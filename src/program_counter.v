==> flow/design.v <==
module program_counter(
	output reg [31:0] pc,
	input beq,
	input bne,
	input zero,
	input j,
	input jr,
	input jal,
	input [31:0] branch_addr,	
	input [31:0] jump_addr_reg, 
	input [25:0] jump_addr_imm, 
	input clock,
	input reset);
	reg [31:0] pc_next = 32'h0;
	always @ (posedge clock) begin
		pc <= reset ? 32'h0 : pc_next;
	end 
	always @ (*) begin
		if ((beq & zero) | (bne & ~zero))
			pc_next = pc + 32'b1 + branch_addr;
		else if (jr)
			pc_next = jump_addr_reg; 
		else if (j | jal)
			pc_next = {pc[31:26], jump_addr_imm}; 
		else 
			pc_next = pc + 32'h1;
	end
endmodule 
; ---- Step by step through the tools: program_counter
; What the tools print for program_counter, step after step.
; Lines are those of the file above, counted from 1.
; Cell names lack the library's common part.
; A cell with -- has no value.
[inputs]
top = program_counter
clock_port = clock
cell_library = sky130hd
corner = tt_025C_1v80

; ---- After elaboration
; Counts by Yosys on the flattened word-level netlist (proc, flatten, opt, wreduce; memories kept). Register bits leave out memories and registers merged into their read ports (data or address). Print and check cells are left out. Cells with the same type and inputs are merged into one.
[word_totals]
register_bits = 32
inputBits = 98
out_inout_bits = 32
word_cells = 13
[op_classes]
n_addsub = 2
n_eq = 1
n_mux = 3
logic = 5
[ops]
columns = op, n
row1 = two-way mux 32 bit, 3
row2 = adder 32 x 1 -> 32 bit (second input constant), 1
row3 = adder 32 bit, 1
row4 = != test 3 bit (second input constant), 1
row5 = AND 1 bit, 2
row6 = OR 1 bit, 2
row7 = NOT 1 bit, 1

; ---- Longest topological paths
; Yosys ltp: most cells in a row. Word level: on the elaborated netlist, between registers, memories and ports. Mapped: between sequential cells and ports; inverters and the memories' decode and read muxes count.
[logic_depth]
word_depth = 4
ABC_AREA = 1
mapped_depth = 22
ltp_nobuf = 22

; ---- Synthesis result
; The flow's flattened synthesis, as Yosys stat reports it; memories are mapped. The netlist is that of the ABC_AREA named above (0 if unset); the other value can give another one.
[mapped]
cell_count = 893
mapped_area_um2 = 4944.7
seq_area_um2 = 640.6
ffs = 32
buf_cells = 17
[types]
columns = cell, n, area_total_um2
row1 = nand2_1, 326, 1.22E+03
row2 = dfxtp_1, 32, 640.614
row3 = inv_1, 136, 510.49
row4 = ha_1, 39, 487.968
row5 = nor2_1, 79, 296.534
row6 = nand3_1, 59, 295.283
row7 = a21oi_1, 51, 255.245
row8 = xor2_1, 26, 227.718
row9 = nor3_1, 16, 80.077
row10 = o21ai_0, 15, 75.072
row11 = nand2_2, 10, 62.56
row12 = nand4_1, 10, 62.56
row13 = o21bai_1, 8, 60.058
row14 = a221oi_1, 6, 52.55
row15 = a22o_1, 6, 52.55
row16 = o211ai_1, 7, 52.55
row17 = xnor2_1, 6, 52.55
row18 = and2_1, 7, 43.792
; Other cell types: 24; their cells: 54.

; ---- Path before layout
; Path of least setup slack by OpenSTA after synthesis, without wires, with an ideal clock, recovery checks aside; 20% of the period is set as input and as output delay. Where synthesis merged equal registers, the netlist keeps one of their names.
[synth_path]
path_type = reg-to-reg
start = reg pc[0]
end = reg pc[28]
period_ns = 4.11
setup_time_ns = 0.109
launch_ns = 0.000
arrival_time_ns = 2.548
required_ns = 4.001
setup_slack_ns = 1.453
delay_ns = 2.657
driving_pins = 20
path_buffers = 0
synth_period_reached_ns = 2.657
; "delay_ns" = arrival - input delay + setup time.
; "driving_pins": output pins that drive a net of the path, with the launching flip-flop's if there is one; two outputs of one cell count as two.
; "synth_period_reached_ns" is the clock period less the worst setup slack; recovery checks do not enter. This is arithmetic on one report: input and output delays are still those of the set period (20% each).
; Between the ends stands the longest chain of elaborated cells between them, by number of cells; it is not shown to be the way that was timed. Of several equally long chains one is given.
; A line is the first line of the expression or statement that the cell stems from. Yosys adds cells for indexed reads and writes and turns some case tables into memories.
[synth_between]
cell_sequence = dfxtp_1 > ha_1 > nand2_1 > nor2_1 > inv_1 > nor2_1 > nand2_1 > xor2_1 > inv_1 > ha_1 > nand2_1 > inv_1 > a21oi_1 > nand3_1 > nand2_1 > nand3_1 > nand3_1 > nand3_1 > nand2_1 > inv_1
elab_chain_len = 4
cells_between = 5
classes_between = 2 x add/sub; 3 x mux
[synth_lines]
columns = item, line
row1 = "start, declared", 2  ; output reg [31:0] pc,
row2 = "start, assigned", 16  ; pc <= reset ? 32'h0 : pc_next;
row3 = adder 32 x 1 -> 32 bit, 26  ; pc_next = pc + 32'h1;
row4 = two-way mux 32 bit, 23  ; else if (j | jal)
row5 = two-way mux 32 bit, 21  ; else if (jr)
row6 = two-way mux 32 bit, 19  ; if ((beq & zero) | (bne & ~zero))
row7 = "end, assigned", 16
row8 = "end, declared", 2

; ---- Worst path after layout
; Path of least setup slack in the final report of job 1 (OpenROAD, finished layout, wires in). Where an end is a register, its clock arrival counts in the times.
[layout_path]
path_type = reg-to-reg
start = reg pc[1]
end = reg pc[31]
period_ns = 2.69
setup_time_ns = 0.11
launch_ns = 0.28
arrival_time_ns = 3.01
required_ns = 2.87
setup_slack_ns = -0.14
driving_pins = 20
path_buffers = 2
; Between the ends stands the longest chain of elaborated cells between them, by number of cells; it is not shown to be the way that was timed. Of several equally long chains one is given.
[layout_between]
cell_sequence = dfxtp_4 > ha_4 > nand2_4 > nor2_4 > inv_2 > nor2_4 > nand2_2 > xor2_2 > buf_4 > inv_2 > ha_4 > a21oi_4 > nand2_2 > a21oi_2 > nand2_4 > a21oi_2 > buf_4 > nand2_1 > nand3_2 > a21oi_2
elab_chain_len = 4
cells_between = 5
classes_between = 2 x add/sub; 3 x mux
[layout_lines]
columns = item, line
row1 = "start, declared", 2  ; output reg [31:0] pc,
row2 = "start, assigned", 16  ; pc <= reset ? 32'h0 : pc_next;
row3 = adder 32 x 1 -> 32 bit, 26  ; pc_next = pc + 32'h1;
row4 = two-way mux 32 bit, 23  ; else if (j | jal)
row5 = two-way mux 32 bit, 21  ; else if (jr)
row6 = two-way mux 32 bit, 19  ; if ((beq & zero) | (bne & ~zero))
row7 = "end, assigned", 16
row8 = "end, declared", 2

; Record of 2 stored runs of the RTL-to-layout flow on program_counter, platform sky130hd. The runs are unordered. Constraints: input delay and output delay 20% of the set period each, output load 0.01 pF.
; By "worstPathTime_ns" is meant the share of the clock period that the worst setup path is allowed (20% is reserved at inputs, 20% at outputs), minus its slack. Clock arrival times at its registers enter into it.
; "fin_power_mw" is the tool's figure for a default switching activity; nothing was simulated.

[job 1: settings]
period_ns = 2.69
CORE_UTILIZATION = 20
SETUP_SLACK_MARGIN = 0.7
PLACE_DENSITY_LB_ADDON = 0.06
CORE_ASPECT_RATIO = 1.62
CELL_PAD_IN_SITES_GLOBAL_PLACEMENT = 2
ABC_AREA = 1
GPL_ROUTABILITY_DRIVEN = 0
CAP_MARGIN = 25
MAX_ROUTING_LAYER = met4
CORE_MARGIN = 2
SLEW_MARGIN = 20
[job 1: results]
fin_power_mw = 4.267
post_synth_area_um2 = 4944.7
die_area_um2 = 26033.7
worst_setup_slack_ns = -0.144
finalCellArea_um2 = 10329.9
worstPathTime_ns = 2.83
worst_setup_path_type = reg-to-reg

[job 2: settings]
period_ns = 5.56
CORE_UTILIZATION = 64
CORE_ASPECT_RATIO = 0.83
CORE_MARGIN = 6
CELL_PAD_IN_SITES_GLOBAL_PLACEMENT = 1
GPL_TIMING_DRIVEN = 0
GPL_ROUTABILITY_DRIVEN = 0
CAP_MARGIN = 30
MIN_ROUTING_LAYER = met2
MAX_ROUTING_LAYER = met4
SLEW_MARGIN = 20
[job 2: results]
outcome = no final report: placement broke off with GPL-0301
